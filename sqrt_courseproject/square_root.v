==> flow/design.v <==
module square_root
    #(parameter N = 32)
    (   input Clock,   
        input reset,   
        input [N-1:0] num_in,    
        output reg done,      
        output reg [N/2-1:0] sq_root   
    );
    reg [N-1:0] a;    
    reg [N/2+1:0] left,right;     
    reg signed [N/2+1:0] r;
    reg [N/2-1:0] q;     
    integer i;    
    always @(posedge Clock or posedge reset) 
    begin
        if (reset == 1) begin    
            done <= 0;
            sq_root <= 0;
            i = 0;
            a = 0;
            left = 0;
            right = 0;
            r = 0;
            q = 0;
        end    
        else begin
            if(i == 0) begin  
                a = num_in;
                done <= 0;     
                i = i+1;    
            end
            else if(i < N/2) begin  
                i = i+1;  
            end
            right = {q,r[N/2+1],1'b1};
            left = {r[N/2-1:0], a[N-1:N-2]};
            a = {a[N-3:0], 2'b0};   
            if ( r[N/2+1] == 1)     
                r = left + right;
            else
                r = left - right;
            q = {q[N/2-2:0], ~r[N/2+1]};
            if(i == N/2) begin     
                done <= 1;     
                i = 0;  
                sq_root <= q;    
                left = 0;
                right = 0;
                r = 0;
                q = 0;
            end
        end    
    end
endmodule
* Reports on square_root
Tool output for the design above, in the order of the flow.
Lines are those of the file above, counted from 1.
Library cell names are shortened.
A cell with - has no value.
- Design top :: square_root
- Clock port :: Clock
- Standard-cell library :: sky130hd
- Library corner :: tt_025C_1v80

* After elaboration
Counts by Yosys on the flattened word-level netlist (proc, flatten, opt, wreduce; memories kept). Register bits leave out memories and registers merged into their read ports (data or address). Print and check cells are left out. Cells with the same type and inputs are merged into one.
- Flip-flop bits (word level) :: 113
- Bits in latches :: 0
- Memory bits (writable) :: 0
- Bits in read-only memories :: 0
- Clocked read ports x word width :: 0
- Memories kept :: 0
- Add/subtract/negate cells :: 3
- Multipliers :: 0
- Divide/modulo/power cells :: 0
- $lt $le $gt $ge :: 1
- Equality and inequality tests :: 1
- Shifts and indexed selects :: 0
- Multiplexer cells :: 9
- Bitwise logic cells :: 1
- Reduce/logical cells :: 2
** Operators with widths (count)
- 32-bit two-way mux :: 4
- 18-bit two-way mux :: 2
- 32-bit by 2-bit adder with 32-bit output with constant B :: 1
- 32-bit by 6-bit less-than comparator with 1-bit output with constant B :: 1
- 32-bit by 6-bit equality test with 1-bit output with constant B :: 1
- 32-bit logical NOT :: 1
- 18-bit adder :: 1
- 18-bit subtractor :: 1
- 16-bit two-way mux :: 1
- 2-bit nonzero test :: 1
- 1-bit two-way mux :: 2
- 1-bit NOT :: 1

* Depth
Depth = most cells in a row (Yosys ltp): at word level without a register or memory, in the mapped netlist without a sequential cell, where the memories' decode and read muxes count.
- Depth in word-level cells :: 6
- ABC_AREA :: 1
- Depth in mapped cells :: 23

* Synthesis result
The flow's flattened synthesis, as Yosys stat reports it; memories are mapped. The netlist is that of the ABC_AREA named above (0 if unset); the other value can give another one.
** Cell types
- dfrtp_1 :: count 112, area in all 2.8E+03 µm²
- nand2_1 :: count 327, area in all 1.23E+03 µm²
- nor2_1 :: count 122, area in all 457.939 µm²
- xnor2_1 :: count 29, area in all 253.994 µm²
- ha_1 :: count 18, area in all 225.216 µm²
- inv_1 :: count 58, area in all 217.709 µm²
- xor2_1 :: count 16, area in all 140.134 µm²
- o21ai_1 :: count 17, area in all 85.082 µm²
- nand3_1 :: count 16, area in all 80.077 µm²
- nand3b_1 :: count 10, area in all 75.072 µm²
- a21oi_1 :: count 14, area in all 70.067 µm²
- buf_6 :: count 5, area in all 56.304 µm²
- o21ai_0 :: count 11, area in all 55.053 µm²
- nor2_2 :: count 7, area in all 43.792 µm²
- clkbuf_1 :: count 10, area in all 37.536 µm²
- nand4_1 :: count 6, area in all 37.536 µm²
- o21bai_1 :: count 4, area in all 30.029 µm²
- nor3_1 :: count 5, area in all 25.024 µm²
Not listed: further types 19, cells in them 28.
- Cells in the netlist :: 815
- Mapped area :: 6152.2 µm²
- Sequential part of the area :: 2802.7 µm²
- Flip-flop cells :: 112

* Worst setup path after synthesis
OpenSTA on the mapped netlist: ideal clock, no wires. The path of least setup slack (recovery checks aside). Input and output delay are each 20% of the period. Register names are those of the netlist, which keeps one name where synthesis merged equal registers.
- Kind :: register to register
- From :: register r[17]
- To :: register r[12]
- Clock period :: 3470 ps
- Launch time at the first pin :: 0 ps
- Arrival time :: 2660 ps
- Required time :: 3351 ps
- Setup slack :: 691 ps
- Delay of the path :: 2779 ps
- Stages on the path :: 19
- Buffers on the path :: 2
- Period reached after synthesis :: 2779 ps
"delay of the path" is the arrival time less input delay plus setup time.
"stages on the path" counts driving pins, that of a launching flip-flop among them; a cell with two outputs on the path counts twice.
"period reached after synthesis" is the clock period less the worst setup slack; recovery checks do not enter. This is arithmetic on one report: input and output delays are still those of the set period (20% each).
Between the ends stands the longest chain of elaborated cells between them, by number of cells; it is not shown to be the way that was timed. Of several equally long chains one is given.
Each line given opens the expression or statement behind the cell; cells for indexed reads and writes are added by Yosys, which also makes memories of some case tables.
At most two assigning lines are given for a register; there are more.
- Path through :: dfrtp_1 clkbuf_1 clkbuf_1 xnor2_1 ha_1 inv_1 nor2_1 nor2_1 o21bai_1 nand3_1 nand2_1 nand2_1 nand2_1 nand2_1 nand2_1 nand3_1 nand2_1 xnor2_1 nor2_1
- Cells in the longest elaborated chain :: 3
- Elaborated cells between the ends (all ways) :: 4
- Source lines of those cells :: 4
** RTL lines, path after synthesis
- start: declaration :: RTL line 11 : reg signed [N/2+1:0] r;
- start: assignment :: RTL line 39 : r = left + right;
- start: assignment :: RTL line 41 : r = left - right;
- 18-bit subtractor :: RTL line 41
- 18-bit two-way mux :: RTL line 38 : if ( r[N/2+1] == 1)
- 18-bit two-way mux :: RTL line 43 : if(i == N/2) begin
- end: assignment :: RTL line 39
- end: assignment :: RTL line 41
- end: declaration :: RTL line 11

* Timing after layout
From the final timing report of stored run 1: the path of least setup slack in the routed layout; clock arrival at registers is part of the times.
The path's times are printed in steps of 10 ps; the period is the one set.
- Kind :: register to register
- From :: register r[17]
- To :: register r[12]
- Clock period :: 5700 ps
- Launch time at the first pin :: 370 ps
- Arrival time :: 3710 ps
- Required time :: 5960 ps
- Setup slack :: 2240 ps
- Stages on the path :: 19
- Buffers on the path :: 2
Between the ends stands the longest chain of elaborated cells between them, by number of cells; it is not shown to be the way that was timed. Of several equally long chains one is given.
At most two assigning lines are given for a register; there are more.
- Path through :: dfrtp_1 clkbuf_1 clkbuf_1 xnor2_1 ha_1 inv_1 nor2_1 nor2_1 o21bai_1 nand3_1 nand2_1 nand2_1 nand2_1 nand2_1 nand2_1 nand3_1 nand2_1 xnor2_1 nor2_1
- Cells in the longest elaborated chain :: 3
- Elaborated cells between the ends (all ways) :: 4
- Source lines of those cells :: 4
** RTL lines, path post-layout
- start: declaration :: RTL line 11 : reg signed [N/2+1:0] r;
- start: assignment :: RTL line 39 : r = left + right;
- start: assignment :: RTL line 41 : r = left - right;
- 18-bit subtractor :: RTL line 41
- 18-bit two-way mux :: RTL line 38 : if ( r[N/2+1] == 1)
- 18-bit two-way mux :: RTL line 43 : if(i == N/2) begin
- end: assignment :: RTL line 39
- end: assignment :: RTL line 41
- end: declaration :: RTL line 11

Subject: square_root on sky130hd, stored results

Hello all,

Flow measurements of square_root on sky130hd: 2 stored runs with different settings, listed in no order. Input and output delays are each 20% of the period that was set; the output load is 0.01 pF.
"period achieved" means the clock period less the worst setup slack. The figure is calculated, with input and output delays left at 20% of the set period.
By "critical setup path time" is meant the share of the clock period that the worst setup path is allowed (20% is reserved at inputs, 20% at outputs), minus its slack. Clock arrival times at its registers enter into it.
By "total design power" is meant OpenSTA's value without simulated activity: inputs other than the clock are taken to toggle once in ten clock periods, and the tool carries that through the logic.
"critical setup path time" is known to 10 ps.

* Stored run 1
** Files
==> flow/run.sh <==
#!/bin/bash
# the make line also repeats the synthesis and layout settings of config.mk as NAME=value (left out here)
make -C /OpenROAD-flow-scripts/flow DESIGN_CONFIG=/design/flow/config.mk WORK_HOME=/design/flow/orfs CLKGATE_MAP_FILE= finish
==> flow/config.mk <==
export PLATFORM = sky130hd
export DESIGN_NAME = square_root
export DESIGN_NICKNAME = square_root
export VERILOG_FILES = /design/flow/design.v
export SDC_FILE = /design/flow/constraint.sdc
export NUM_CORES = 4
export LEC_CHECK = 0
export ABC_AREA = 1
export CAP_MARGIN = 20
export CORE_MARGIN = 2
export CORE_UTILIZATION = 28
export GPL_TIMING_DRIVEN = 0
export MAX_ROUTING_LAYER = met4
export MIN_ROUTING_LAYER = met2
export PLACE_DENSITY_LB_ADDON = 0.16
export SLEW_MARGIN = 20
==> flow/constraint.sdc <==
create_clock -name core_clock -period 5.7 [get_ports {Clock}]
set_input_delay 1.1400 -clock core_clock [delete_from_list [all_inputs] [get_ports {Clock}]]
set_output_delay 1.1400 -clock core_clock [all_outputs]
set_load 0.01 [all_outputs]
** Results
- Area of the synthesized netlist :: 6152.2 µm²
- Overall die area :: 23174.0 µm²
- Standard-cell area after layout :: 7342.0 µm²
- Final utilization :: 33.9%
- Setup slack of the worst path :: 2244 ps
- Total negative slack :: 0 ps
- Post-route worst hold slack :: 440 ps
- Total design power :: 1950 uW
- Period achieved :: 3456 ps
- Critical setup path time :: 3460 ps
- Worst setup path kind :: register to register

* Stored run 2
** Files
==> flow/run.sh <==
#!/bin/bash
# the make line also repeats the synthesis and layout settings of config.mk as NAME=value (left out here)
make -C /OpenROAD-flow-scripts/flow DESIGN_CONFIG=/design/flow/config.mk WORK_HOME=/design/flow/orfs CLKGATE_MAP_FILE= finish
==> flow/config.mk <==
export PLATFORM = sky130hd
export DESIGN_NAME = square_root
export DESIGN_NICKNAME = square_root
export VERILOG_FILES = /design/flow/design.v
export SDC_FILE = /design/flow/constraint.sdc
export NUM_CORES = 4
export LEC_CHECK = 0
export CAP_MARGIN = 25
export CELL_PAD_IN_SITES_DETAIL_PLACEMENT = 0
export CELL_PAD_IN_SITES_GLOBAL_PLACEMENT = 1
export CORE_MARGIN = 2
export CORE_UTILIZATION = 17
export CTS_CLUSTER_DIAMETER = 230
export CTS_CLUSTER_SIZE = 57
export GPL_TIMING_DRIVEN = 0
export MAX_ROUTING_LAYER = met4
export PLACE_DENSITY = 0.87
export SETUP_SLACK_MARGIN = 0.04
export SLEW_MARGIN = 20
export TNS_END_PERCENT = 65
==> flow/constraint.sdc <==
create_clock -name core_clock -period 4.01 [get_ports {Clock}]
set_input_delay 0.8020 -clock core_clock [delete_from_list [all_inputs] [get_ports {Clock}]]
set_output_delay 0.8020 -clock core_clock [all_outputs]
set_load 0.01 [all_outputs]
** Results
- Area of the synthesized netlist :: 5905.7 µm²
- Overall die area :: 36246.4 µm²
- Standard-cell area after layout :: 7347.1 µm²
- Final utilization :: 21.4%
- Setup slack of the worst path :: 268 ps
- Total negative slack :: 0 ps
- Post-route worst hold slack :: 432 ps
- Total design power :: 2743 uW
- Period achieved :: 3742 ps
- Critical setup path time :: 3740 ps
- Worst setup path kind :: register to register

Thanks
